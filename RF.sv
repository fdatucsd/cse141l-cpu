==> flow/design.v <==
package Defs;
    typedef struct packed {
        logic regWrite;
        logic memRead;
        logic memWrite;
        logic branch;
        logic MemToReg;
        logic [2:0] OP;
        logic incrementPage;
        logic decrementPage;
        logic incrementBranch;
        logic decrementBranch;
    } ControlSignals;
    typedef enum logic [1:0] {
        FORWARD_NONE = 2'b00,    
        FORWARD_MEM  = 2'b10,    
        FORWARD_WB   = 2'b01     
    } ForwardSel;
	typedef enum logic [2:0] {
		SUB_OP  = 3'b000,
		XOR_OP  = 3'b001,
		SHL_OP  = 3'b010,
		SHR_OP  = 3'b011,
		ADD_OP  = 3'b100,
		LW_OP   = 3'b101,
		SW_OP   = 3'b110,
		BR_OP   = 3'b111
	} opcode_t;
endpackage
module RF(
	input  CLK, regWrite, reset,
	input [2:0] Rs, Rd,
	input [7:0] writeValue,
	input [2:0] writeAddr,
	output logic [7:0] RsVal, RdVal
	);
	reg [7:0] registers_arr[0:7];
	always_comb begin
		RsVal = (Rs == 3'b000) ? 8'b0 :
		        (regWrite && (Rs == writeAddr)) ? writeValue : registers_arr[Rs];
		RdVal = (Rd == 3'b000) ? 8'b0 :
		        (regWrite && (Rd == writeAddr)) ? writeValue : registers_arr[Rd];
	end
    	always_ff @(posedge CLK) begin
			if (reset) begin
				registers_arr[0] <= 0;
				registers_arr[1] <= 0;
				registers_arr[2] <= 0;
				registers_arr[3] <= 0;
				registers_arr[4] <= 0;
				registers_arr[5] <= 0;
				registers_arr[6] <= 0;
				registers_arr[7] <= 0;
			end
        	if (regWrite) begin
            		registers_arr[writeAddr] <= writeValue;
        	end
			registers_arr[0] <= 8'b0;
    	end
endmodule
# [Reports on RF]
# The steps from the RTL of RF to its reports follow in flow order.
# Line numbers count from 1 in the design file above.
# Operators: Yosys type, input widths -> output width; for muxes data width and select width s.
# Not given: n/a
[inputs] top_module="RF" clock="CLK" lib="sky130hd" pvt_corner="tt_025C_1v80"

# [After elaboration]
# Yosys after proc, flatten, opt, wreduce and memory -nomap, before mapping. Enables and synchronous resets that opt folds into registers are not counted as muxes. Memory bits, and registers merged into a memory's read port (data or address), are not among the register bits. Print and check cells are not counted. Equal cells are merged and count once.
# Yosys's memory passes give these memory sizes; they may raise the number of words (mostly to a power of two), join words into wider ones and drop unused or constant bits.
[word_totals] regBits=0 ramBits=64 mem_count=1 input_bits=20 output_inout_bits=16
[mem_list] memory="registers_arr" size=8 word_bits=8 line=37 rtl="reg [7:0] registers_arr[0:7];"
[op_classes] eq_ne=3 muxes=8 bitwise=3 reduce_logical=4
[ops] operator="$mux 8" n=5
[ops] operator="$eq 3x3->1" n=2
[ops] operator="$logic_not 3->1" n=2
[ops] operator="$eq 3x3->1 const B" n=1
[ops] operator="$mux 3" n=1
[ops] operator="$logic_and 1x1->1" n=2
[ops] operator="$mux 1" n=2
[ops] operator="$and 1x1->1" n=1
[ops] operator="$and 1x1->1 const B" n=1
[ops] operator="$not 1->1" n=1

# [Logic depth]
# Yosys ltp: most cells in a row. Word level: on the elaborated netlist, between registers, memories and ports. Mapped: between sequential cells and ports; inverters and the memories' decode and read muxes count.
[depth] ltp_word=5 ABC_AREA=0 ltp_mapped=6 depth_no_buf=4

# [Synthesis result]
# Source: synth_stat.txt of the flow (Yosys; design flattened, memories mapped). It holds for the ABC_AREA given above (unset counts as 0); a run with the other value may have another netlist.
[mapped] cells=242 synth_area_mm2=0.003646 seqArea_mm2=0.0018418 ff_cells=64
[by_type] cell_type="sky130_fd_sc_hd__edfxtp_1" n=56
[by_type] cell_type="sky130_fd_sc_hd__mux4_1" n=16
[by_type] cell_type="sky130_fd_sc_hd__mux4_2" n=16
[by_type] cell_type="sky130_fd_sc_hd__and2_1" n=56
[by_type] cell_type="sky130_fd_sc_hd__dfxtp_1" n=8
[by_type] cell_type="sky130_fd_sc_hd__mux2i_1" n=16
[by_type] cell_type="sky130_fd_sc_hd__a211oi_1" n=16
[by_type] cell_type="sky130_fd_sc_hd__nor2_1" n=22
[by_type] cell_type="sky130_fd_sc_hd__buf_6" n=6
[by_type] cell_type="sky130_fd_sc_hd__xnor2_1" n=6
[by_type] cell_type="sky130_fd_sc_hd__or2_2" n=7
[by_type] cell_type="sky130_fd_sc_hd__buf_12" n=2
[by_type] cell_type="sky130_fd_sc_hd__nand4_2" n=2
[by_type] cell_type="sky130_fd_sc_hd__nand2b_1" n=3
[by_type] cell_type="sky130_fd_sc_hd__clkbuf_8" n=1
[by_type] cell_type="sky130_fd_sc_hd__buf_2" n=2
[by_type] cell_type="sky130_fd_sc_hd__nor3_1" n=2
[by_type] cell_type="sky130_fd_sc_hd__nor3_2" n=1
# Other cell types: 3; their cells: 4.

# [Worst setup path after synthesis]
# Path of least setup slack by OpenSTA after synthesis, without wires, with an ideal clock, recovery checks aside; 20% of the period is set as input and as output delay. Where synthesis merged equal registers, the netlist keeps one of their names.
[synth_timing] path_type="input -> output" start="in Rs[0]" end="out RsVal[6]" tclk_ns=2.03 input_delay_ns=0.406 out_delay_ns=0.406 t_first_pin_ns=0.406 t_arrival_ns=1.435 required_ns=1.624 slack_ns=0.189 path_delay_ns=1.029 stages=5 path_buffers=2 synth_period_reached_ns=1.841
# "path_delay_ns" is the arrival time less input delay plus setup time.
# At an output port there is no setup time.
# "stages" counts driving pins, that of a launching flip-flop among them; a cell with two outputs on the path counts twice.
# "synth_period_reached_ns" = period - worst setup slack (recovery checks aside). The figure is calculated, with input and output delays left at 20% of the set period.
# Between the ends stands the longest chain of elaborated cells between them, by number of cells; it is not shown to be the way that was timed. Of several equally long chains one is given.
# A line is the first line of the expression or statement that the cell stems from. Yosys adds cells for indexed reads and writes and turns some case tables into memories.
[synth_via] path_cell_list="sky130_fd_sc_hd__buf_6 -> sky130_fd_sc_hd__xnor2_1 -> sky130_fd_sc_hd__nand4_2 -> sky130_fd_sc_hd__buf_6 -> sky130_fd_sc_hd__a211oi_1" elab_chain_len=4 cells_between=6 lines_between=3 cone_classes="eq/ne: 1; mux: 2; reduce/logical: 2; memory: 1"
[synth_rtl] item="start, declared" line=32 rtl="input [2:0] Rs, Rd,"
[synth_rtl] item="$eq 3x3->1" line=40
[synth_rtl] item="$logic_and 1x1->1" line=40
[synth_rtl] item="$mux 8" line=40
[synth_rtl] item="$mux 8" line=39 rtl="RsVal = (Rs == 3'b000) ? 8'b0 :"
[synth_rtl] item="end, declared" line=35 rtl="output logic [7:0] RsVal, RdVal"

# [Path in the finished layout]
# Path of least setup slack in the final report of record 2 (OpenROAD, finished layout, wires in). Where an end is a register, its clock arrival counts in the times.
[layout_timing] path_type="input -> output" start="in Rd[1]" end="out RdVal[6]" tclk_ns=1.06 input_delay_ns=0.21 out_delay_ns=0.21 t_first_pin_ns=0.21 t_arrival_ns=1.71 required_ns=0.85 slack_ns=-0.86 stages=9 path_buffers=6
# Between the ends stands the longest chain of elaborated cells between them, by number of cells; it is not shown to be the way that was timed. Of several equally long chains one is given.
[layout_via] path_cell_list="sky130_fd_sc_hd__buf_2 -> sky130_fd_sc_hd__buf_16 -> sky130_fd_sc_hd__buf_4 -> sky130_fd_sc_hd__xnor2_2 -> sky130_fd_sc_hd__nand4_2 -> sky130_fd_sc_hd__buf_6 -> sky130_fd_sc_hd__buf_16 -> sky130_fd_sc_hd__a211oi_4 -> sky130_fd_sc_hd__buf_2" elab_chain_len=4 cells_between=6 lines_between=3 cone_classes="eq/ne: 1; mux: 2; reduce/logical: 2; memory: 1"
[layout_rtl] item="start, declared" line=32 rtl="input [2:0] Rs, Rd,"
[layout_rtl] item="$eq 3x3->1" line=42
[layout_rtl] item="$logic_and 1x1->1" line=42
[layout_rtl] item="$mux 8" line=42
[layout_rtl] item="$mux 8" line=41 rtl="RdVal = (Rd == 3'b000) ? 8'b0 :"
[layout_rtl] item="end, declared" line=35 rtl="output logic [7:0] RsVal, RdVal"

# Below are 2 stored runs of the flow (Yosys, OpenROAD; platform sky130hd) on RF, each with its settings and what was measured, unordered. Constraints: input delay and output delay 20% of the set period each, output load 0.01 pF.
# "clock_period_reached_ns": clock period set for the run, less the worst setup slack. It is reckoned from that one timing run; input and output delays stay at 20% of the period that was set.
# By "worst_path_time_ns" is meant the share of the clock period that the worst setup path is allowed (20% is reserved at inputs, 20% at outputs), minus its slack. Clock arrival times at its registers enter into it.
# "power_mw" is the tool's figure for a default switching activity; nothing was simulated.
run="record 1" settings period_ns=1.26 CORE_UTILIZATION=53 CELL_PAD_IN_SITES_GLOBAL_PLACEMENT=3 ABC_AREA=1 GPL_ROUTABILITY_DRIVEN=1 CAP_MARGIN=20 CORE_MARGIN=2 SLEW_MARGIN=20
run="record 1" outcome="not finished: placement ended with error GPL-0301"
run="record 2" settings period_ns=1.06 CAP_MARGIN=20 CORE_MARGIN=2 CORE_UTILIZATION=40 SLEW_MARGIN=20
run="record 2" results synthArea_mm2=0.003646 design.die.area_mm2=0.0098943 finish.utilization_pct=55.9 ws_setup_ns=-0.864 setupTns_ns=-13.289 fin_hold_ws_ns=0.485 power_mw=6.695 clock_period_reached_ns=1.924 worst_path_time_ns=1.50 worstPathKind="input -> output"
